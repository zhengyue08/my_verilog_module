==> flow/design.v <==
module sync_fifo 
#(
    parameter DATA_WIDTH = 'd8,
    parameter DATA_DEPTH = 'd8
)
(
    input clk,
    input rstn,
    input [DATA_WIDTH-1:0] data_in,
    input w_en,
    input r_en,
    output reg [DATA_WIDTH-1:0] data_out,
    output full,
    output empty,
    output [$clog2(DATA_DEPTH):0] data_num
);
reg [DATA_WIDTH-1:0] mem [0:DATA_DEPTH-1];
reg [$clog2(DATA_DEPTH):0] wr_addr, rd_addr;
 always @(posedge clk)
    if (~rstn)
        wr_addr <= 0;
    else 
		if (w_en & (~full))
        	wr_addr <= wr_addr + 1;
		else
			wr_addr <= wr_addr;
always @(posedge clk)
    if (w_en & (~full))
	    mem[wr_addr[$clog2(DATA_DEPTH)-1:0]] <= data_in;
always @(posedge clk)
    if (~rstn)
        rd_addr <= 0;
    else 
		if (r_en & (~empty))
        	rd_addr <= rd_addr + 1;
		else
			rd_addr <= rd_addr;
always @(posedge clk)
	if (r_en & (~empty))
	    data_out <= mem[rd_addr[$clog2(DATA_DEPTH)-1:0]];
assign full = wr_addr == {~rd_addr[$clog2(DATA_DEPTH)],rd_addr[$clog2(DATA_DEPTH)-1:0]};
assign empty = rd_addr == {wr_addr[$clog2(DATA_DEPTH)],wr_addr[$clog2(DATA_DEPTH)-1:0]};
assign data_num = (wr_addr > rd_addr) ? (wr_addr - rd_addr) : (rd_addr - wr_addr);
endmodule
From RTL to reports: sync_fifo

Tool output for the design above, in the order of the flow.
Line numbers count from 1 in the design file above.
Cell names lack the library's common part.
Not given: -

Top module: sync_fifo
Clock: clk
Library: sky130hd
Timing corner: tt_025C_1v80

After elaboration

Yosys after proc, flatten, opt, wreduce and memory -nomap, before mapping. Enables and synchronous resets that opt folds into registers are not counted as muxes. Memory bits, and registers merged into a memory's read port (data or address), are not among the register bits. Print and check cells are not counted. Equal cells are merged and count once.
Yosys's memory passes give these memory sizes; they may raise the number of words (mostly to a power of two), join words into wider ones and drop unused or constant bits.

Bits in registers: 8
Memory bits (writable): 64
Clocked read ports x word width: 8
Memories kept: 1
Bits of input ports: 12
Output and inout bits: 14
Cells after elaboration: 19

Add/sub/neg operators: 4
$lt $le $gt $ge: 1
Eq/ne operators: 2
Multiplexer cells: 4
Bitwise operators: 5

Memory list:

| name | words | width | read ports | write ports | RTL line | RTL |
| mem  | 8     | 8     | 1          | 1           | 17       | `reg [DATA_WIDTH-1:0] mem [0:DATA_DEPTH-1];` |

Operators with widths:

| cell                                 | number |
| adder 4 x 1 -> 4 bit with constant B | 2 |
| subtractor 4 bit                     | 2 |
| equality test 4 bit                  | 2 |
| 2-to-1 mux 8 bit                     | 1 |
| > comparator 4 bit                   | 1 |
| 2-to-1 mux 4 bit                     | 1 |
| NOT 1 bit                            | 3 |
| 2-to-1 mux 3 bit                     | 1 |
| bitwise AND 1 bit                    | 2 |
| 2-to-1 mux 1 bit                     | 1 |

Longest topological paths

Yosys ltp: most cells in a row. Word level: on the elaborated netlist, between registers, memories and ports. Mapped: between sequential cells and ports; inverters and the memories' decode and read muxes count.

Word-level depth: 5
ABC_AREA: 0
Mapped depth: 9
Gate-level depth less buffers: 8

After synthesis

Source: synth_stat.txt of the flow (Yosys; design flattened, memories mapped). It holds for the ABC_AREA given above (unset counts as 0); a run with the other value may have another netlist.
The area totals of this step are shown rounded.

Cells by type:

| cell type | number | total area (um^2) |
| edfxtp_1  | 72     | 2.16E+03 |
| mux4_2    | 16     | 360.346 |
| dfxtp_1   | 8      | 160.154 |
| nand2_1   | 34     | 127.622 |
| ha_1      | 9      | 112.608 |
| and2_1    | 7      | 43.792 |
| xnor2_1   | 5      | 43.792 |
| fa_1      | 2      | 40.038 |
| nand3_1   | 7      | 35.034 |
| inv_1     | 9      | 33.782 |
| buf_6     | 2      | 22.522 |
| a21oi_1   | 4      | 20.019 |
| mux2i_1   | 2      | 20.019 |
| nor3_1    | 4      | 20.019 |
| nor3_4    | 1      | 16.266 |
| a21boi_0  | 2      | 15.014 |
| buf_2     | 3      | 15.014 |
| mux2_4    | 1      | 15.014 |

Other cell types: 16; their cells: 20.

Standard cells after synthesis: 208
Cell area after synthesis: 3390 um^2
Sequential part of the area: 2320 um^2
Flip-flops: 80
Buffer cells: 7

Path before layout

Path of least setup slack by OpenSTA after synthesis, without wires, with an ideal clock, recovery checks aside; 20% of the period is set as input and as output delay. Where synthesis merged equal registers, the netlist keeps one of their names.

Path type: register to output
From: register rd_addr[1]
To: output port data_num[3]
Clock period: 2.88 ns
Output delay: 0.576 ns
Launch time at the first pin: 0.000 ns
Data arrival time: 2.010 ns
Data required time: 2.304 ns
Path slack: 0.294 ns
Delay of the path: 2.010 ns
Driving pins on the path: 9
Buffers on the path: 2
Synthesis period reached: 2.586 ns

"delay of the path" = arrival - input delay + setup time.
A path that ends at an output port has no setup time.
"driving pins on the path" counts driving pins, that of a launching flip-flop among them; a cell with two outputs on the path counts twice.
"synthesis period reached" = period - worst setup slack (recovery checks aside). The figure is calculated, with input and output delays left at 20% of the set period.
The rows between start and end are the longest chain of elaborated cells between them; the timing report does not say that the signal goes this way. Where chains are equally long, one stands for them.
A line is the first line of the expression or statement that the cell stems from. Yosys adds cells for indexed reads and writes and turns some case tables into memories.
At most two assigning lines are given for a register; there are more.

Cell sequence: dfxtp_1 buf_2 buf_2 inv_1 fa_1 nand3_1 a21oi_2 mux2_4 mux2i_1
Length of the longest elaborated chain: 2
Elaborated cells between the ends (all ways): 4
RTL lines with such cells: 1
Those cells by class: add/sub: 2; compare: 1; mux: 1

Ends and longest elaborated chain, after synthesis:

| element          | RTL line | RTL |
| start, declared  | 18       | `reg [$clog2(DATA_DEPTH):0] wr_addr, rd_addr;` |
| start, assigned  | 35       | `rd_addr <= rd_addr + 1;` |
| start, assigned  | 37       | `rd_addr <= rd_addr;` |
| subtractor 4 bit | 43       | `assign data_num = (wr_addr > rd_addr) ? (wr_addr - rd_addr) : (rd_addr - wr_addr);` |
| 2-to-1 mux 4 bit | 43       |  |
| end, declared    | 15       | `output [$clog2(DATA_DEPTH):0] data_num` |

Timing after layout

Path of least setup slack in the final report of flow run 2 (OpenROAD, finished layout, wires in). Where an end is a register, its clock arrival counts in the times.

Path type: register to output
From: register rd_addr[2]
To: output port data_num[3]
Clock period: 1.68 ns
Output delay: 0.34 ns
Launch time at the first pin: 0.34 ns
Data arrival time: 2.13 ns
Data required time: 1.34 ns
Path slack: -0.78 ns
Driving pins on the path: 8
Buffers on the path: 1

The rows between start and end are the longest chain of elaborated cells between them; the timing report does not say that the signal goes this way. Where chains are equally long, one stands for them.
At most two assigning lines are given for a register; there are more.

Cell sequence: dfxtp_1 clkinv_2 ha_1 a21oi_1 o21ai_2 mux2_4 mux2i_4 buf_6
Length of the longest elaborated chain: 2
Elaborated cells between the ends (all ways): 4
RTL lines with such cells: 1
Those cells by class: add/sub: 2; compare: 1; mux: 1

Ends and longest elaborated chain, post-layout:

| element          | RTL line | RTL |
| start, declared  | 18       | `reg [$clog2(DATA_DEPTH):0] wr_addr, rd_addr;` |
| start, assigned  | 35       | `rd_addr <= rd_addr + 1;` |
| start, assigned  | 37       | `rd_addr <= rd_addr;` |
| subtractor 4 bit | 43       | `assign data_num = (wr_addr > rd_addr) ? (wr_addr - rd_addr) : (rd_addr - wr_addr);` |
| 2-to-1 mux 4 bit | 43       |  |
| end, declared    | 15       | `output [$clog2(DATA_DEPTH):0] data_num` |

Lab notebook: sync_fifo

2 stored runs of sync_fifo in the flow (synthesis by Yosys, layout by OpenROAD, sky130hd cells), in arbitrary order. Constraints: input delay and output delay 20% of the set period each, output load 0.01 pF.
By "clock period achieved" is meant the clock period of the run minus its worst setup slack. This is arithmetic on one report: input and output delays are still those of the set period (20% each).
"time on the worst setup path" is the time allowed to the run's worst setup path (the clock period less input and output delay, where it has them) less its slack. Clock arrival times count: a late capture clock shortens it, a late launch clock lengthens it.
"total power after layout" rests on the timing tool's default activity at the inputs, not on a simulated workload.
Values from the reports are rounded here.
A setting shown as -- is not set for that run.
Among the results, -- means that no value is shown for the run.

| item                                      | flow run 1 | flow run 2         |
| period_ns                                 | 3.16       | 1.68               |
| CORE_UTILIZATION                          | 70         | 60                 |
| SETUP_SLACK_MARGIN                        | 0.72       | --                 |
| PLACE_DENSITY                             | 0.74       | --                 |
| CELL_PAD_IN_SITES_GLOBAL_PLACEMENT        | 3          | --                 |
| CELL_PAD_IN_SITES_DETAIL_PLACEMENT        | 0          | --                 |
| TNS_END_PERCENT                           | 100        | --                 |
| GPL_TIMING_DRIVEN                         | 1          | --                 |
| GPL_ROUTABILITY_DRIVEN                    | 0          | 1                  |
| CTS_CLUSTER_DIAMETER                      | 133        | --                 |
| CAP_MARGIN                                | 15         | 20                 |
| MIN_ROUTING_LAYER                         | met1       | --                 |
| MAX_ROUTING_LAYER                         | met5       | met5               |
| CORE_MARGIN                               | 2          | 2                  |
| SLEW_MARGIN                               | 20         | 35                 |
| CTS_CLUSTER_SIZE                          | --         | 55                 |
| cell area after synthesis (um^2)          | --         | 3390               |
| overall die area (um^2)                   | --         | 6270               |
| std-cell area (final layout) (um^2)       | --         | 4720               |
| worst setup slack after layout (ns)       | --         | -0.783             |
| sum of negative setup slack (ns)          | --         | -12.9              |
| worst hold slack in the final report (ns) | --         | 0.702              |
| total power after layout (uW)             | --         | 5220               |
| clock period achieved (ns)                | --         | 2.463              |
| time on the worst setup path (ns)         | --         | 2.13               |
| worst path kind                           | --         | register to output |

Flow run 1: not finished: placement ended with error GPL-0301
